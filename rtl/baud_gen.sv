==> flow/design.v <==
package data_types_pkg;
    typedef logic [7:0]  byte_t;
    typedef logic [15:0] word_t;
    typedef logic [31:0] dword_t;
    typedef enum { IDLE, START, DATA, STOP, WAIT, ERROR } state_t;
    typedef struct packed {
        logic        txf;          
        logic        rxe;          
        logic [7:0]  br_div;       
        logic        word;         
        logic        stop;         
        logic        en;           
    } ctrl_reg_t;
    typedef struct packed {
        logic [7:0]  br_div;       
        logic        word;         
        logic        stop;         
        logic        en;           
    } config_t;
endpackage : data_types_pkg
module baud_gen (
    input clk, rst, 
    input [7:0] div,
    output tick
);
    logic [7:0] counter;
    bit tick_reg;
    assign tick = tick_reg;
    always_ff @(posedge clk) begin
        if (rst) begin 
            counter <= 0;
            tick_reg <= 0;
        end
        else begin
            if (counter < div-1) begin
                counter <= counter + 1;
                tick_reg <= 0;
            end
            else begin
                counter <= 0;
                tick_reg <= 1;
            end
        end
    end
endmodule
* Reports on baud_gen
What the tools print for baud_gen, step after step.
Line numbers count from 1 in the design file above.
Library cell names are shortened.
Not given: n/a
- Top module :: baud_gen
- Clock :: clk
- Standard-cell library :: sky130hd
- Corner :: tt_025C_1v80

* Word-level counts
Source: Yosys, flattened and elaborated, memories not mapped. Widths are those after wreduce. Registers that Yosys merges into a memory's read port (data or address) are not register bits. Print and check cells do not count. Equal cells are merged and count once.
- Order comparisons :: 1
- Add/sub/neg operators :: 2
- Reduce/logical cells :: 1
- Multiplexer cells :: 1
- Bitwise logic cells :: 1
** Operator list (count)
- < comparator 8 x 32 -> 1 bit :: 1
- subtractor 8 x 1 -> 9 bit (second input constant) :: 1
- adder 8 x 1 -> 8 bit (second input constant) :: 1
- OR reduction 2 bit :: 1
- inverter 1 bit :: 1
- two-way mux 1 bit :: 1
- Output and inout port bits :: 1
- Register bits after elaboration :: 9
- Elaborated cells :: 8
- Bits of input ports :: 10

* Depth
Yosys ltp: most cells in a row. Word level: on the elaborated netlist, between registers, memories and ports. Mapped: between sequential cells and ports; inverters and the memories' decode and read muxes count.
- Depth in word-level cells :: 4
- ABC_AREA :: 0
- Mapped depth :: 10
- Gate-level depth less buffers :: 10

* Synthesis result
Source: synth_stat.txt of the flow (Yosys; design flattened, memories mapped). It holds for the ABC_AREA given above (unset counts as 0); a run with the other value may have another netlist.
Totals and module areas in this step are rounded.
- Cell area after synthesis :: 630 um^2
- Mapped flip-flops :: 9
- Cell count :: 67
- Buffer cells :: 1
- Sequential area :: 180 um^2
** Cells by type
- dfxtp_1 :: count 9, total area 180.173 um^2
- ha_1 :: count 9, total area 112.608 um^2
- xnor2_1 :: count 7, total area 61.309 um^2
- nor3_1 :: count 9, total area 45.043 um^2
- xor2_1 :: count 5, total area 43.792 um^2
- nor4_4 :: count 1, total area 21.27 um^2
- nand3_1 :: count 4, total area 20.019 um^2
- and3_1 :: count 3, total area 18.768 um^2
- inv_1 :: count 4, total area 15.014 um^2
- nor3b_2 :: count 1, total area 12.512 um^2
- or4_4 :: count 1, total area 11.261 um^2
- a221o_1 :: count 1, total area 10.01 um^2
- a41o_1 :: count 1, total area 10.01 um^2
- o21ai_0 :: count 2, total area 10.01 um^2
- a21oi_2 :: count 1, total area 8.758 um^2
- a21o_1 :: count 1, total area 7.507 um^2
- nor3b_1 :: count 1, total area 7.507 um^2
- nand4_1 :: count 1, total area 6.256 um^2
Not listed: further types 6, cells in them 6.

* Worst setup path after synthesis
Path of least setup slack by OpenSTA after synthesis, without wires, with an ideal clock, recovery checks aside; 20% of the period is set as input and as output delay. Where synthesis merged equal registers, the netlist keeps one of their names.
- Path kind :: in2reg
- From :: input div[5]
- To :: register tick_reg
- Setup slack :: -144 ps
- Period :: 2360 ps
- Path buffers :: 0
- Driving pins on the path :: 8
- Setup time :: 66 ps
- Delay of the path :: 2032 ps
- Arrival time :: 2438 ps
- Period reached after synthesis :: 2504 ps
"delay of the path" = arrival - input delay + setup time.
"driving pins on the path" counts driving pins, that of a launching flip-flop among them; a cell with two outputs on the path counts twice.
"period reached after synthesis" = period - worst setup slack (recovery checks aside). The figure is calculated, with input and output delays left at 20% of the set period.
Between the ends stands the longest chain of elaborated cells between them, by number of cells; it is not shown to be the way that was timed. Of several equally long chains one is given.
Each line given opens the expression or statement behind the cell; cells for indexed reads and writes are added by Yosys, which also makes memories of some case tables.
At most two assigning lines are given for a register; there are more.
- Path through :: or4_4 nor4_1 xnor2_1 ha_1 nand4_1 a221o_1 a21oi_2 nor2b_1
- Length of the longest elaborated chain :: 3
** Ends and longest elaborated chain, post-synthesis
- start, declared :: RTL line 23 : input [7:0] div,
- subtractor 8 x 1 -> 9 bit :: RTL line 35 : if (counter < div-1) begin
- < comparator 8 x 32 -> 1 bit :: RTL line 35
- two-way mux 1 bit :: RTL line 35
- end, assigned :: RTL line 32 : tick_reg <= 0;
- end, assigned :: RTL line 37 : tick_reg <= 0;
- end, declared :: RTL line 27 : bit tick_reg;

* Worst path after layout
From the final timing report of stored run 1: the path of least setup slack in the routed layout; clock arrival at registers is part of the times.
The report prints the path's times to 10 ps; the period is as set.
- Path kind :: in2reg
- From :: input div[4]
- To :: register tick_reg
- Driving pins on the path :: 10
- Path buffers :: 2
- Setup time :: 60 ps
- Arrival time :: 2810 ps
- Setup slack :: 430 ps
- Period :: 3040 ps
Between the ends stands the longest chain of elaborated cells between them, by number of cells; it is not shown to be the way that was timed. Of several equally long chains one is given.
At most two assigning lines are given for a register; there are more.
- Path through :: buf_6 or4_4 buf_6 nor2_4 xnor2_2 ha_1 nand4_1 a221o_1 a21oi_4 nor2b_1
- Length of the longest elaborated chain :: 3
** Ends and longest elaborated chain, after layout
- start, declared :: RTL line 23 : input [7:0] div,
- subtractor 8 x 1 -> 9 bit :: RTL line 35 : if (counter < div-1) begin
- < comparator 8 x 32 -> 1 bit :: RTL line 35
- two-way mux 1 bit :: RTL line 35
- end, assigned :: RTL line 32 : tick_reg <= 0;
- end, assigned :: RTL line 37 : tick_reg <= 0;
- end, declared :: RTL line 27 : bit tick_reg;

Design baud_gen on sky130hd. What follows are 2 stored runs of the flow, each under its own settings; their order means nothing. The constraints put input and output delay at 20% of the set period each and load the outputs with 0.01 pF.
"achieved clock period" means the clock period less the worst setup slack. The figure is calculated, with input and output delays left at 20% of the set period.
"power consumption" is the tool's figure for a default switching activity; nothing was simulated.
Measured values are rounded.

** Stored run 1
- Settings :: period_ns=3.04; CORE_UTILIZATION=20; SETUP_SLACK_MARGIN=0.6; PLACE_DENSITY=0.73; CORE_MARGIN=10; CELL_PAD_IN_SITES_DETAIL_PLACEMENT=2; TNS_END_PERCENT=100; GPL_TIMING_DRIVEN=1; CTS_CLUSTER_SIZE=38; CAP_MARGIN=20; SLEW_MARGIN=20
- Netlist area reported by Yosys :: 630 um^2
- Die size :: 5800 um^2
- Standard-cell area after layout :: 1000 um^2
- Post-route utilization :: 33%
- Smallest setup slack :: 430 ps
- Summed negative setup slack :: 0 ps
- Worst hold slack after layout :: 530 ps
- Power consumption :: 0.00029 W
- Achieved clock period :: 2612 ps

** Stored run 2
- Settings :: period_ns=3.09; CORE_UTILIZATION=47; SETUP_SLACK_MARGIN=0.55; PLACE_DENSITY_LB_ADDON=0.24; CORE_ASPECT_RATIO=0.72; CORE_MARGIN=7; TNS_END_PERCENT=40; CAP_MARGIN=20; SLEW_MARGIN=5; MIN_ROUTING_LAYER=met2
- Netlist area reported by Yosys :: 630 um^2
- Die size :: 2600 um^2
- Standard-cell area after layout :: 900 um^2
- Post-route utilization :: 71%
- Smallest setup slack :: 580 ps
- Summed negative setup slack :: 0 ps
- Worst hold slack after layout :: 560 ps
- Power consumption :: 0.00028 W
- Achieved clock period :: 2510 ps
